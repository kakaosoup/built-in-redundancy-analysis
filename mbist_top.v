==> flow/design.v <==
`timescale 1ns / 1ps
module mbist_top (              
    input clk,						 
    input rst,
    input test,						 
    input early_term,				 
    input  [7:0] data_r,			 
    output ce, 						 
    output we,						 
    output [9:0] row_addr,			 
    output [9:0] col_addr,			 
    output [1:0] bank_addr,			 
    output [7:0] data_w,			 
    output test_end,				 
    output fault_detect,			 
    output [9:0] fault_row,			 
	output [9:0] fault_col,			 
    output [7:0] fault_col_flag,	 
    output [1:0] fault_bank			 
);
reg ce_gen;							 
reg we_gen;							 
reg [9:0] row_addr_gen;				 
reg [9:0] col_addr_gen;				 
reg [1:0] bank_addr_gen = 2'b0;		 
reg [7:0] data_gen;					 
reg check;							 
reg pattern;						
reg first;							 
reg [3:0] state;					 
reg [9:0] row_addr_buf;				 
reg [9:0] col_addr_buf;
reg [1:0] bank_addr_buf = 2'b0;
reg [9:0] row_addr_buf2;			 
reg [9:0] col_addr_buf2;
reg [1:0] bank_addr_buf2 = 2'b0;
reg test_end_reg;					 
reg fault_detect_reg;
reg [1:0] fault_bank_reg;
reg [9:0] fault_row_reg;
reg [9:0] fault_col_reg;
reg [7:0] fault_col_flag_reg;		 
localparam 
    IDLE = 'd0,				 
    state0_w0 = 'd1,		 
    state1_r0 = 'd2,		 
	STOP = 'd3;				 
always @ (posedge clk) 
begin
    if((rst) || (early_term)) begin		 
	ce_gen <= 0;					
        we_gen <= 0;					
        row_addr_gen <= 0;				
        col_addr_gen <= 0;				
        bank_addr_gen <= 0;
        row_addr_buf <= 0;
        col_addr_buf <= 0;
        bank_addr_buf <= 0;		
	data_gen <= 0;		
        check <= 0;
        pattern <= 0;
	first <=0;
	state <= IDLE;				
        test_end_reg <= 0;        		
	end
    else begin
        case(state)
        IDLE: begin
        	if(test) begin				 
        		state <= state1_r0;		 
			bank_addr_gen <= 2'b01;	 
        	end
        	else begin					 
                	state <= IDLE;			 
        	end
	end
        state0_w0: begin
   	        we_gen <= 1;								 
            	ce_gen <= 1;								 
	        check <= 0;									 
           	row_addr_gen <= row_addr_gen + 1; 			 
            	data_gen <=  8'b0000_0000;					 
            	if(row_addr_gen == 'd1023) begin				 
          		if(col_addr_gen == 'd1016) begin    		 
				bank_addr_gen <= 2'b10;				 
                   		col_addr_gen <= 0;					 
				if(bank_addr_gen == 2'b10) begin		 
	   	               		first <= 0;						 
                       			ce_gen <= 0;				   		 
				       state <= state1_r0;				 
				end				   
			end
			else begin							
				col_addr_gen <= col_addr_gen + 8; 	 
				row_addr_gen <= 0;					 
			end
            	end
	end
        state1_r0: begin
        	if(first == 0) begin    						 
			row_addr_gen <= 0;							 
			col_addr_gen <= 0;							 
	        first <= 1;									 
			bank_addr_gen <= 2'b01;						 
		end
            	else begin
   	        	we_gen <= 0;								 
                	ce_gen <= 1;								 
	            	check <= 1;									 
			pattern <= 0;							
			row_addr_buf <= row_addr_gen;				 
			col_addr_buf <= col_addr_gen;			
			bank_addr_buf <= bank_addr_gen;
                	row_addr_gen <= row_addr_gen + 1;			 
			if(row_addr_gen == 'd1023) begin				 
          	       		if(col_addr_gen == 'd1016) begin     		 
			    	   	bank_addr_gen <= 2'b10;				 
					col_addr_gen <= 0;					 
			    	   	if(bank_addr_gen == 2'b10) begin		 
	   	                   		first <= 0;					
                           			ce_gen <= 0;
						test_end_reg <= 1;				 
			    	       		state <= STOP;					 
			    	   	end				   
			    	end
			    	else begin
			    		col_addr_gen <= col_addr_gen + 8;  	 
			    		row_addr_gen <= 0;					 
			    	end
                	end
            	end
	end
        STOP:
        	if(test == 0) begin		 
        		state <= IDLE;		 
            	end       
		else begin				 
			state <= STOP;		 
		end
        endcase
    end
end
assign ce = ce_gen;
assign we = we_gen;
assign row_addr = row_addr_gen;
assign col_addr = col_addr_gen;
assign bank_addr = bank_addr_gen;
assign data_w = data_gen;
assign test_end = test_end_reg;
assign fault_detect = (|fault_col_flag_reg)? 1 : 0;					 
assign fault_bank = (|fault_col_flag_reg)? bank_addr_buf2 : 0;		 
assign fault_row =  (|fault_col_flag_reg)? row_addr_buf2 : 0;		
assign fault_col =  (|fault_col_flag_reg)? col_addr_buf2 : 0;
assign fault_col_flag = fault_col_flag_reg;							 
always @ (posedge clk) begin
    if(rst) begin					 
        fault_bank_reg <= 0;
        fault_row_reg <= 0;
        fault_col_reg <= 0;
        fault_col_flag_reg <= 0;
        fault_detect_reg <= 0;
    end
    else begin
        if(check) begin							 
            bank_addr_buf2 <= bank_addr_buf;	 
		row_addr_buf2 <= row_addr_buf;	
		col_addr_buf2 <= col_addr_buf;	
		if(pattern == (~data_r[7])) begin	 
                	fault_col_flag_reg[7] <= 1;		 
		end
		else begin
			fault_col_flag_reg[7] <= 0;		
		end
		if(pattern == (~data_r[6])) begin	 
                	fault_col_flag_reg[6] <= 1;		 
		end
		else begin
			fault_col_flag_reg[6] <= 0;		
		end
		if(pattern == (~data_r[5])) begin	 
                	fault_col_flag_reg[5] <= 1;		 
		end
		else begin
			fault_col_flag_reg[5] <= 0;
		end
		if(pattern == (~data_r[4])) begin	 
                	fault_col_flag_reg[4] <= 1;		 
		end
		else begin
			fault_col_flag_reg[4] <= 0;
		end
		if(pattern == (~data_r[3])) begin	 
                	fault_col_flag_reg[3] <= 1;		 
		end
		else begin
			fault_col_flag_reg[3] <= 0;
		end
		if(pattern == (~data_r[2])) begin	 
                	fault_col_flag_reg[2] <= 1;		 
		end
		else begin
			fault_col_flag_reg[2] <= 0;
		end
		if(pattern == (~data_r[1])) begin	 
                	fault_col_flag_reg[1] <= 1;		 
		end
		else begin
			fault_col_flag_reg[1] <= 0;
		end
		if(pattern == (~data_r[0])) begin	 
                	fault_col_flag_reg[0] <= 1;		 
		end
		else begin
			fault_col_flag_reg[0] <= 0;
		end
        end
    end        
end
endmodule                    
## Step by step through the tools: mbist_top

What the tools print for mbist_top, step after step.
Line numbers count from 1 in the design file above.
Operators carry their Yosys type and port widths (W data, S select, Z words).
Library cell names are shortened.
A cell with - has no value.

- Design top: mbist_top
- Clock port: clk
- Standard-cell library: sky130hd
- Corner: tt_025C_1v80

## Elaborated design

Counts by Yosys on the flattened word-level netlist (proc, flatten, opt, wreduce; memories kept). Register bits leave out memories and registers merged into their read ports (data or address). Print and check cells are left out. Cells with the same type and inputs are merged into one.

- Bits in registers: 83
- Input port bits: 12
- Output and inout bits: 64
- Word-level cells: 102

- Add/subtract/negate cells: 2
- Eq/ne operators: 14
- Muxes and demuxes: 49
- Bitwise logic cells: 1
- Reduce/logical cells: 13

Operators with widths:

| operator | count |
|---|---|
| $mux W10 | 8 |
| $pmux W10 S2 | 2 |
| $mux W4 | 7 |
| $eq A10 B10 Y1 const B | 2 |
| $mux W1 | 19 |
| $ne A2 B2 Y1 const B | 8 |
| $pmux W4 S4 | 1 |
| $mux W2 | 7 |
| $add A10 B1 Y10 const B | 1 |
| $add A10 B4 Y10 const B | 1 |
| $reduce_and A2 Y1 | 4 |
| $eq A4 B2 Y1 const B | 2 |
| $reduce_and A8 Y1 | 1 |
| $reduce_or A8 Y1 | 1 |
| $pmux W1 S2 | 4 |
| $pmux W2 S3 | 1 |
| $reduce_and A5 Y1 | 1 |
| $eq A4 B1 Y1 const B | 1 |
| $logic_not A4 Y1 | 1 |
| $reduce_and A4 Y1 | 1 |
| $reduce_bool A4 Y1 | 1 |
| $reduce_bool A3 Y1 | 1 |
| $eq A2 B2 Y1 const B | 1 |
| $reduce_bool A2 Y1 | 1 |
| $logic_or A1 B1 Y1 | 1 |
| $not A1 Y1 | 1 |

## Logic depth

Yosys ltp: most cells in a row. Word level: on the elaborated netlist, between registers, memories and ports. Mapped: between sequential cells and ports; inverters and the memories' decode and read muxes count.

- Depth after elaboration: 6
- ABC_AREA: 0
- Gate-level depth with buffers: 6
- Mapped depth without buffers: 5

## After synthesis

The flow's flattened synthesis, as Yosys stat reports it; memories are mapped. The netlist is that of the ABC_AREA named above (0 if unset); the other value can give another one.
The area totals of this step are shown rounded.

Cell types:

| cell type | count | area in all (µm²) |
|---|---|---|
| dfxtp_1 | 53 | 1.06E+03 |
| edfxtp_1 | 19 | 570.547 |
| nand2_1 | 56 | 210.202 |
| a21oi_1 | 32 | 160.154 |
| and2_1 | 22 | 137.632 |
| buf_4 | 15 | 112.608 |
| mux2i_1 | 8 | 80.077 |
| nor2_1 | 20 | 75.072 |
| clkbuf_1 | 17 | 63.811 |
| o21ai_0 | 9 | 45.043 |
| nand3_1 | 8 | 40.038 |
| o211ai_1 | 5 | 37.536 |
| a31o_2 | 4 | 35.034 |
| a31oi_1 | 5 | 31.28 |
| nand4_1 | 5 | 31.28 |
| xor2_1 | 3 | 26.275 |
| and3_1 | 4 | 25.024 |
| ha_1 | 2 | 25.024 |

Other cell types: 27; their cells: 40.

- Mapped cells: 327
- Synthesis area: 0.00305 mm²
- Sequential part of the area: 0.00163 mm²
- Flip-flop cells: 72
- Buffers: 34

## Timing after synthesis

Source: OpenSTA report_checks on the synthesized netlist (no wires, ideal clock, input and output delay 20% of the period each), path of least setup slack; recovery checks are left aside. Register names are those of the netlist, which keeps one name where synthesis merged equal registers.

- Path type: register to register
- Start: register check
- End: register bank_addr_buf2[0]
- Period: 2500 ps
- Setup time: 397 ps
- Time at the first pin: 0 ps
- Arrival: 1657 ps
- Setup slack: 447 ps
- Delay of the path: 2054 ps
- Driving pins on the path: 3
- Buffers on the path: 1
- Synthesis period reached: 2053 ps

"delay of the path" = arrival - input delay + setup time.
"driving pins on the path": output pins that drive a net of the path, with the launching flip-flop's if there is one; two outputs of one cell count as two.
"synthesis period reached" is the clock period less the worst setup slack; recovery checks do not enter. This is arithmetic on one report: input and output delays are still those of the set period (20% each).
The rows between start and end are the longest chain of elaborated cells between them; the timing report does not say that the signal goes this way. Where chains are equally long, one stands for them.
Each line given opens the expression or statement behind the cell; cells for indexed reads and writes are added by Yosys, which also makes memories of some case tables.
At most two assigning lines are given for a register; there are more.

- Path through: dfxtp_1 > clkbuf_1 > nor2b_1
- Length of the longest elaborated chain: 1
- Elaborated cells on any way between the ends: 1
- Source lines of those cells: 0

RTL lines, path after synthesis:

| what | line | source |
|---|---|---|
| from (decl) | 27 | `reg check;` |
| from (assign) | 60 | `check <= 0;` |
| from (assign) | 80 | `check <= 0;` |
| $reduce_and A2 Y1 | - |  |
| to (assign) | 165 | `bank_addr_buf2 <= bank_addr_buf;` |
| to (decl) | 36 | `reg [1:0] bank_addr_buf2 = 2'b0;` |

Subject: flow runs of mbist_top

Hi,

mbist_top through Yosys and OpenROAD on sky130hd: 2 stored runs, unordered, with their settings. The constraints put input and output delay at 20% of the set period each and load the outputs with 0.01 pF.
A setting shown as . is not set for that run.

| name | run 1 | run 2 |
|---|---|---|
| period_ns | 1.86 | 3.02 |
| CORE_UTILIZATION | 69 | 57 |
| SETUP_SLACK_MARGIN | 0.19 | . |
| PLACE_DENSITY_LB_ADDON | 0.17 | 0.08 |
| CORE_MARGIN | 7 | 4 |
| ABC_AREA | 0 | . |
| GPL_TIMING_DRIVEN | 1 | 0 |
| GPL_ROUTABILITY_DRIVEN | 1 | 1 |
| CTS_CLUSTER_DIAMETER | 42 | . |
| MAX_ROUTING_LAYER | met4 | . |
| CAP_MARGIN | 20 | 20 |
| SLEW_MARGIN | 20 | 20 |
| CELL_PAD_IN_SITES_GLOBAL_PLACEMENT | . | 1 |
| CTS_CLUSTER_SIZE | . | 53 |

Run 1: no results, routing failed with DPL-0038
Run 2: no results, placement failed with FLW-0024

Regards
