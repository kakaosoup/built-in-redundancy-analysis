==> flow/design.v <==
`timescale 1ns / 1ps
module signal_generator (
    input rst,
    input clk,
    input [1:0] spare_struct,
   input test_end,
   input termination,
   input early_term_SVC2SG,
    output reg [7:0] DSSS,
    output reg [2:0] RLSS,
   output reg start_SVC,
   output reg opSG
);
localparam S1 = 2'b01;
localparam S2 = 2'b10;
localparam S3 = 2'b11;
reg [2:0] i, j, k, p;
reg [1:0] ri;
reg rlss_term;
reg gen_sig;
reg regtermination;
reg regtests_end;
reg regearly_term_SVC2SG;
always @ (posedge clk) begin
   if(rst) begin
   if(spare_struct != S3) begin
            DSSS <= 8'b0;
            RLSS <= 3'b0;
   end
   else begin
      DSSS <= 8'b0;
      RLSS <= 3'b0;
   end
      gen_sig <= 1;
      rlss_term <= 0;
      i <= 3'd7;
      j <= 3'd6;
      k <= 3'd5;
      p <= 3'd4;
      ri <= 2'd2;
      regtests_end <= 0;
      regtermination <= 0;
      regearly_term_SVC2SG <= 0;
      start_SVC <= 0;
   end
   else begin
      DSSS <= 8'b0;
      RLSS <= 3'b0;
      regtermination <= termination;
      regtests_end <= test_end;
      regearly_term_SVC2SG <= early_term_SVC2SG;
      if(((!termination == 0) && (regtermination == 0)) | ((!test_end == 0) && (regtests_end == 0)) | ((!early_term_SVC2SG == 0) && (regearly_term_SVC2SG == 0))) begin
         start_SVC <= 1;
         case (spare_struct)
         S1, S2 : begin
            if (gen_sig) begin
               DSSS[i] <= 1;
               DSSS[j] <= 1;
               DSSS[k] <= 1;
               DSSS[p] <= 1; 
               if (p > 0) begin
                  p <= p - 1;
               end 
               else if (k > 1) begin
                  k <= k - 1;
                  p <= k - 2;
               end 
               else if (j > 2) begin
                  j <= j - 1;
                  k <= j - 2;
                  p <= j - 3;
               end 
               else if (i > 3) begin
                  i <= i - 1;
                  j <= i - 2;
                  k <= i - 3; 
                  p <= i - 4;
               end 
               else begin
                  gen_sig <= 0; 
               end
            end
         end
         S3 : begin
            if (gen_sig) begin
               DSSS[j] <= 1;
               DSSS[k] <= 1;
               DSSS[p] <= 1;
               RLSS[ri] <= 1;
               if (ri > 0) begin
                  ri <= ri - 1;
               end 
               else begin
                  ri <= 2'd2;
                  if (p > 0) begin
                     p <= p - 1;
                  end 
                  else if (k > 1) begin
                     k <= k - 1;
                     p <= k - 2;
                  end 
                  else if (j > 2) begin
                     j <= j - 1;
                     k <= j - 2;
                     p <= j - 3;
                  end 
                  else begin
                     gen_sig <= 0; 
                  end
               end
            end
         end         
         endcase
      end
      else begin
         DSSS <= DSSS;
         RLSS <= RLSS;
         start_SVC <= 0;
      end
   end
end
endmodule
# == Step by step through the tools: signal_generator ==
# Tool output for the design above, in the order of the flow.
# Line numbers count from 1 in the design file above.
# Cell names lack the library's common part.
# A cell with - has no value.
# setup
top,signal_generator
clk_port,clk
lib,sky130hd
pvt_corner,tt_025C_1v80

# == Word level ==
# Source: Yosys, flattened and elaborated, memories not mapped. Widths are those after wreduce. Registers that Yosys merges into a memory's read port (data or address) are not register bits. Print and check cells do not count. Equal cells are merged and count once.
# bits
register_bits,30
inputBits,7
output_inout_bits,13
wordCells,146
# classes
n_addsub,16
cmp,5
eq_ne,16
shift,5
muxes,53
n_logic,21
reduce_logical,18
# op_table
operator,n
2-to-1 mux 3 bit,33
logical NOT 32 bit,3
bitwise AND 8 bit,5
OR 8 bit,5
variable shift 1 x 4 -> 8 bit with constant A,4
NOT 8 bit,3
2-to-1 mux 8 bit,3
parallel mux 3 bit (select 2 bit),3
inequality test 2 bit with constant B,8
negator 3 -> 4 bit,4
parallel mux 8 bit (select 2 bit),1
subtractor 3 x 2 -> 3 bit with constant B,5
AND reduction 7 bit,2
subtractor 3 x 1 -> 3 bit with constant B,4
AND reduction 11 bit,1
2-to-1 mux 1 bit,11
AND reduction 9 bit,1
inequality test 4 bit with constant B,2
NOT 1 bit,6
greater-than comparator 3 x 1 -> 1 bit with constant B,2
greater-than comparator 3 x 2 -> 1 bit with constant B,2
inequality test 3 bit with constant B,2
inequality test 5 bit with constant B,1
equality test 2 bit with constant B,2
nonzero test 2 bit,2
logical AND 1 bit,3
variable shift 1 x 3 -> 3 bit with constant A,1
logical NOT 1 bit,3
# Other operator kinds: 11; their cells: 12.

# == Logic depth ==
# Yosys ltp: most cells in a row. Word level: on the elaborated netlist, between registers, memories and ports. Mapped: between sequential cells and ports; inverters and the memories' decode and read muxes count.
# logic_depth
ltp_word,12
ABC_AREA,1
ltp_mapped,12
depth_no_buf,12

# == Mapped cells and area ==
# Yosys stat after the flow's synthesis: flattened, memories mapped to cells. It holds for the ABC_AREA given above (unset counts as 0); a run with the other value may have another netlist.
# synth_totals
cells,330
yosys_area_um2,2235.9
seqArea_um2,600.6
ffs,30
buffers,6
# by_type
type,n,type_area_um2
dfxtp_1,30,600.576
ha_1,32,400.384
nand2_1,93,349.085
inv_1,47,176.419
nand3_1,30,150.144
a21oi_1,18,90.086
nor2_1,24,90.086
o21ai_0,15,75.072
nand4_1,10,62.56
nor2_4,4,45.043
nand2_4,2,22.522
nand2_2,3,18.768
xnor2_1,2,17.517
nor3_4,1,16.266
buf_4,2,15.014
o211ai_1,2,15.014
clkbuf_8,1,13.763
nand3_2,1,10.01
# Other cell types: 11; their cells: 13.

# == Timing after synthesis ==
# Path of least setup slack by OpenSTA after synthesis, without wires, with an ideal clock, recovery checks aside; 20% of the period is set as input and as output delay. Where synthesis merged equal registers, the netlist keeps one of their names.
# synth_path
kind,input port to flip-flop
startpoint,input port spare_struct[0]
endpoint,register k[2]
tclk_ns,2.42
input_delay_ns,0.484
setup_time_ns,0.120
launch_ns,0.484
arrival_time_ns,1.585
t_required_ns,2.300
path_slack_ns,0.715
path_delay_ns,1.221
path_stages,11
path_buffers,0
synth_period_reached_ns,1.705
# "path_delay_ns" = arrival - input delay + setup time.
# "path_stages": output pins that drive a net of the path, with the launching flip-flop's if there is one; two outputs of one cell count as two.
# "synth_period_reached_ns" = period - worst setup slack (recovery checks aside). The figure is calculated, with input and output delays left at 20% of the set period.
# The rows between start and end are the longest chain of elaborated cells between them; the timing report does not say that the signal goes this way. Where chains are equally long, one stands for them.
# A line is the first line of the expression or statement that the cell stems from. Yosys adds cells for indexed reads and writes and turns some case tables into memories.
# A register here has more assigning lines than the two given.
# synth_between
cell_sequence,inv_1 ha_1 inv_2 nand2_4 nand2_1 nor2_4 nand2_1 nand2_1 inv_1 nand2_1 nand3_1
elab_chain_cells,4
cells_between,14
lines_between,1
cone_classes,eq/ne: 10; mux: 1; reduce/logical: 3
# synth_rtl
element,line_no,text
"start, declared",5,"input [1:0] spare_struct,"
equality test 2 x 1 -> 1 bit,54,case (spare_struct)
OR reduction 2 bit,54,
inequality test 4 bit,-,
AND reduction 9 bit,-,
"end, assigned",65,k <= k - 1;
"end, assigned",70,k <= j - 2;
"end, declared",17,"reg [2:0] i, j, k, p;"

# == Worst path after layout ==
# From the final timing report of stored run 1: the path of least setup slack in the routed layout; clock arrival at registers is part of the times.
# layout_path
kind,input port to flip-flop
startpoint,input port spare_struct[0]
endpoint,register k[0]
tclk_ns,3.21
input_delay_ns,0.64
setup_time_ns,0.13
launch_ns,0.64
arrival_time_ns,2.39
t_required_ns,3.35
path_slack_ns,0.96
path_stages,12
path_buffers,1
# The rows between start and end are the longest chain of elaborated cells between them; the timing report does not say that the signal goes this way. Where chains are equally long, one stands for them.
# A register here has more assigning lines than the two given.
# layout_between
cell_sequence,clkdlybuf4s50_1 inv_1 ha_1 inv_2 nand2_4 nand2_1 nor2_4 nand2_1 nand2_1 inv_1 nand2_1 nand3_1
elab_chain_cells,4
cells_between,14
lines_between,1
cone_classes,eq/ne: 10; mux: 1; reduce/logical: 3
# layout_rtl
element,line_no,text
"start, declared",5,"input [1:0] spare_struct,"
equality test 2 x 1 -> 1 bit,54,case (spare_struct)
OR reduction 2 bit,54,
inequality test 4 bit,-,
AND reduction 9 bit,-,
"end, assigned",65,k <= k - 1;
"end, assigned",70,k <= j - 2;
"end, declared",17,"reg [2:0] i, j, k, p;"

# Module signal_generator, platform sky130hd: 2 stored runs of the flow (Yosys, OpenROAD) with differing settings, in no particular order. Input and output delays are each 20% of the period that was set; the output load is 0.01 pF.
# "worstPathTime_ns" = time allowed to the worst setup path (clock period - input delay - output delay, where it has them) - its slack; a late launch clock adds to it, a late capture clock takes from it.
# "design_power_mw": no workload was simulated; the value follows from the tool's default switching activity.
# Among the settings, -- means not set for that run.
stored run,period_ns,CORE_UTILIZATION,CORE_ASPECT_RATIO,ABC_AREA,GPL_ROUTABILITY_DRIVEN,MAX_ROUTING_LAYER,CAP_MARGIN,CORE_MARGIN,SLEW_MARGIN,post_synth_area_um2,die_um2,stdcell_area_um2,util_frac,setup_ws_ns,final_setup_tns_ns,final_hold_ws_ns,design_power_mw,worstPathTime_ns,worst_setup_path_type
stored run 1,3.21,17,1.29,1,0,met5,20,2,20,2235.9,14093.4,2743.9,0.214,0.961,0.000,0.462,1.179,1.61,input port to flip-flop
stored run 2,2.31,40,--,--,--,--,20,2,20,2244.7,6226.8,2765.2,0.505,0.106,0.000,0.456,1.477,2.20,flip-flop to flip-flop
